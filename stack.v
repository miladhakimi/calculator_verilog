==> flow/design.v <==
module stack #(parameter size = 100)(
	input rst,
	input clk,
	input [7:0] data_in,
	input push_en,
	input pop_en,
	output [7:0] data_out,
	output is_empty	
);
	reg [7: 0] mem[size-1:0];
	reg[7:0] sp;
	always @(posedge clk) begin : proc_push
		if (rst)
			sp <= 0;
		else
			if (push_en) begin
				mem[sp] = data_in;
				sp <= sp + 1;
			end
			if (pop_en) begin
					sp <= sp - 1'd1;
			end
	end
	assign is_empty = (sp == 0);
	assign data_out = mem[sp-1];
endmodule
Tool chain data of stack
Tool output for the design above, in the order of the flow.
Line numbers count from 1 in the design file above.
Operators carry their Yosys type and port widths (W data, S select, Z words).
Cell names lack the library's common part.
{"block": "setup", "top_module": "stack", "clk_port": "clk", "library": "sky130hd", "corner": "tt_025C_1v80"}

Elaborated design
Yosys after proc, flatten, opt, wreduce and memory -nomap, before mapping. Memory bits, and registers merged into a memory's read port (data or address), are not among the register bits. Print and check cells are not counted. Equal cells are merged and count once.
Yosys's memory passes give these memory sizes; they may raise the number of words (mostly to a power of two), join words into wider ones and drop unused or constant bits.
{"block": "bits", "ff_bits": 8, "mem_bits_rw": 800, "memories": 1, "out_inout_bits": 9, "word_cells": 16}
{"block": "memory_table", "memory": "mem", "size": 100, "width": 8, "read_ports": 1, "write_ports": 1, "line_no": 10, "text": "reg [7: 0] mem[size-1:0];"}
{"block": "classes", "n_addsub": 3, "mux": 9, "n_reduce_logical": 2}
{"block": "ops", "op": "$mux W8", "count": 5}
{"block": "ops", "op": "$mux W7", "count": 2}
{"block": "ops", "op": "$add A8 B1 Y8 const B", "count": 1}
{"block": "ops", "op": "$sub A8 B1 Y8 const B", "count": 1}
{"block": "ops", "op": "$logic_not A8 Y1", "count": 1}
{"block": "ops", "op": "$sub A7 B1 Y7 const B", "count": 1}
{"block": "ops", "op": "$reduce_bool A3 Y1", "count": 1}
{"block": "ops", "op": "$mux W1", "count": 2}

Longest topological paths
Depth = most cells in a row (Yosys ltp): at word level without a register or memory, in the mapped netlist without a sequential cell, where the memories' decode and read muxes count.
{"block": "depth", "ltp_word": 4, "abc_area": 0, "mapped_depth": 15, "depth_no_buf": 8}

Mapped cells and area
Source: synth_stat.txt of the flow (Yosys; design flattened, memories mapped). It holds for the ABC_AREA given above (unset counts as 0); a run with the other value may have another netlist.
{"block": "synth_totals", "cells": 1475, "synth_area_um2": 31631.6, "flip_flops": 808, "n_buf": 84}
{"block": "types", "type": "edfxtp_1", "count": 808}
{"block": "types", "type": "mux4_2", "count": 225}
{"block": "types", "type": "nor2_1", "count": 108}
{"block": "types", "type": "nand2_1", "count": 83}
{"block": "types", "type": "nand3_1", "count": 32}
{"block": "types", "type": "clkbuf_1", "count": 42}
{"block": "types", "type": "buf_2", "count": 21}
{"block": "types", "type": "a31oi_1", "count": 15}
{"block": "types", "type": "buf_4", "count": 12}
{"block": "types", "type": "mux2i_1", "count": 9}
{"block": "types", "type": "o2111ai_1", "count": 10}
{"block": "types", "type": "and3_1", "count": 13}
{"block": "types", "type": "a211oi_1", "count": 10}
{"block": "types", "type": "a311oi_1", "count": 8}
{"block": "types", "type": "xnor2_1", "count": 8}
{"block": "types", "type": "and2_1", "count": 8}
{"block": "types", "type": "buf_6", "count": 4}
{"block": "types", "type": "nor2b_1", "count": 6}
Other cell types: 25; their cells: 53.

Timing after synthesis
OpenSTA on the mapped netlist: ideal clock, no wires. The path of least setup slack (recovery checks aside). Input and output delay are each 20% of the period. Register names are those of the netlist, which keeps one name where synthesis merged equal registers.
{"block": "synth_path", "kind": "reg-to-output", "start": "register sp[0]", "end": "output data_out[0]", "tclk_ns": 4.74, "output_delay_ns": 0.948, "t_first_pin_ns": 0.000, "t_arrival_ns": 3.601, "t_required_ns": 3.792, "slack_ns": 0.191, "delay_ns": 3.601, "stages": 14, "synth_period_reached_ns": 4.549}
"delay_ns" = arrival - input delay + setup time.
A path that ends at an output port has no setup time.
"stages": output pins that drive a net of the path, with the launching flip-flop's if there is one; two outputs of one cell count as two.
"synth_period_reached_ns" is the clock period less the worst setup slack; recovery checks do not enter. This is arithmetic on one report: input and output delays are still those of the set period (20% each).
The rows between start and end are the longest chain of elaborated cells between them; the timing report does not say that the signal goes this way. Where chains are equally long, one stands for them.
A line is the first line of the expression or statement that the cell stems from. Yosys adds cells for indexed reads and writes and turns some case tables into memories.
A memory read counts as a cell of the chain, while the word-level depth stops at memories.
A register here has more assigning lines than the two given.
{"block": "synth_between", "cell_sequence": "edfxtp_1 > buf_4 > buf_4 > buf_4 > buf_4 > buf_4 > inv_1 > ha_1 > buf_1 > buf_2 > mux4_2 > mux4_2 > a2111oi_0 > a311oi_1", "elab_chain_cells": 2}
{"block": "synth_rtl", "item": "start, declared", "line_no": 11, "text": "reg[7:0] sp;"}
{"block": "synth_rtl", "item": "start, assigned", "line_no": 18, "text": "sp <= sp + 1;"}
{"block": "synth_rtl", "item": "start, assigned", "line_no": 21, "text": "sp <= sp - 1'd1;"}
{"block": "synth_rtl", "item": "$sub A7 B1 Y7", "line_no": 25, "text": "assign data_out = mem[sp-1];"}
{"block": "synth_rtl", "item": "$mem_v2 Z100 W8", "line_no": 10, "text": "reg [7: 0] mem[size-1:0];"}
{"block": "synth_rtl", "item": "end, declared", "line_no": 7, "text": "output [7:0] data_out,"}

Path in the finished layout
Path of least setup slack in the final report of entry A (OpenROAD, finished layout, wires in). Where an end is a register, its clock arrival counts in the times.
{"block": "layout_path", "kind": "reg-to-output", "start": "register sp[0]", "end": "output data_out[1]", "tclk_ns": 6.03, "output_delay_ns": 1.21, "t_first_pin_ns": 0.63, "t_arrival_ns": 4.54, "t_required_ns": 4.82, "slack_ns": 0.29, "stages": 9}
The rows between start and end are the longest chain of elaborated cells between them; the timing report does not say that the signal goes this way. Where chains are equally long, one stands for them.
A memory read counts as a cell of the chain, while the word-level depth stops at memories.
A register here has more assigning lines than the two given.
{"block": "layout_between", "cell_sequence": "edfxtp_1 > buf_4 > buf_4 > mux4_2 > mux4_2 > a2111oi_2 > buf_4 > a311oi_1 > clkdlybuf4s50_1", "elab_chain_cells": 2}
{"block": "layout_rtl", "item": "start, declared", "line_no": 11, "text": "reg[7:0] sp;"}
{"block": "layout_rtl", "item": "start, assigned", "line_no": 18, "text": "sp <= sp + 1;"}
{"block": "layout_rtl", "item": "start, assigned", "line_no": 21, "text": "sp <= sp - 1'd1;"}
{"block": "layout_rtl", "item": "$sub A7 B1 Y7", "line_no": 25, "text": "assign data_out = mem[sp-1];"}
{"block": "layout_rtl", "item": "$mem_v2 Z100 W8", "line_no": 10, "text": "reg [7: 0] mem[size-1:0];"}
{"block": "layout_rtl", "item": "end, declared", "line_no": 7, "text": "output [7:0] data_out,"}

Record of 2 stored runs of the RTL-to-layout flow on stack, platform sky130hd. The runs are unordered. Constraints: input delay and output delay 20% of the set period each, output load 0.01 pF.
By "achieved_clock_period_ns" is meant the clock period of the run minus its worst setup slack. This is arithmetic on one report: input and output delays are still those of the set period (20% each).
By "worst_path_allowed_less_slack_ns" is meant the share of the clock period that the worst setup path is allowed (20% is reserved at inputs, 20% at outputs), minus its slack. Clock arrival times at its registers enter into it.

Entry A
==> flow/run.sh <==
#!/bin/bash
# the make line also repeats the synthesis and layout settings of config.mk as NAME=value (left out here)
make -C /OpenROAD-flow-scripts/flow DESIGN_CONFIG=/design/flow/config.mk WORK_HOME=/design/flow/orfs CLKGATE_MAP_FILE= finish
==> flow/config.mk <==
export PLATFORM = sky130hd
export DESIGN_NAME = stack
export DESIGN_NICKNAME = stack
export VERILOG_FILES = /design/flow/design.v
export SDC_FILE = /design/flow/constraint.sdc
export NUM_CORES = 4
export LEC_CHECK = 0
export CAP_MARGIN = 20
export CORE_MARGIN = 2
export CORE_UTILIZATION = 40
export SLEW_MARGIN = 20
==> flow/constraint.sdc <==
create_clock -name core_clock -period 6.03 [get_ports {clk}]
set_input_delay 1.2060 -clock core_clock [delete_from_list [all_inputs] [get_ports {clk}]]
set_output_delay 1.2060 -clock core_clock [all_outputs]
set_load 0.01 [all_outputs]

==> results of entry A, as JSON <==
{
  "synthArea_um2": 31631.6,
  "design.die.area_um2": 81344.7,
  "cell_area_final_um2": 35910.7,
  "final_util_frac": 0.457,
  "setup_worst_slack_ns": 0.287,
  "holdWs_ns": 0.773,
  "achieved_clock_period_ns": 5.743,
  "worst_path_allowed_less_slack_ns": 4.54,
  "worst_setup_path_type": "reg-to-output"
}

Entry B
==> flow/run.sh <==
#!/bin/bash
# the make line also repeats the synthesis and layout settings of config.mk as NAME=value (left out here)
make -C /OpenROAD-flow-scripts/flow DESIGN_CONFIG=/design/flow/config.mk WORK_HOME=/design/flow/orfs CLKGATE_MAP_FILE= finish
==> flow/config.mk <==
export PLATFORM = sky130hd
export DESIGN_NAME = stack
export DESIGN_NICKNAME = stack
export VERILOG_FILES = /design/flow/design.v
export SDC_FILE = /design/flow/constraint.sdc
export NUM_CORES = 4
export LEC_CHECK = 0
export ABC_AREA = 1
export CAP_MARGIN = 5
export CORE_ASPECT_RATIO = 1.36
export CORE_MARGIN = 2
export CORE_UTILIZATION = 15
export MAX_ROUTING_LAYER = met4
export PLACE_DENSITY_LB_ADDON = 0.16
export SETUP_SLACK_MARGIN = 0.41
export SLEW_MARGIN = 10
==> flow/constraint.sdc <==
create_clock -name core_clock -period 2.75 [get_ports {clk}]
set_input_delay 0.5500 -clock core_clock [delete_from_list [all_inputs] [get_ports {clk}]]
set_output_delay 0.5500 -clock core_clock [all_outputs]
set_load 0.01 [all_outputs]

==> results of entry B, as JSON <==
{
  "synthArea_um2": 34206.6,
  "design.die.area_um2": 231924.0,
  "cell_area_final_um2": 46407.0,
  "final_util_frac": 0.205,
  "setup_worst_slack_ns": -0.978,
  "holdWs_ns": 0.210,
  "achieved_clock_period_ns": 3.728,
  "worst_path_allowed_less_slack_ns": 3.18,
  "worst_setup_path_type": "reg-to-output"
}
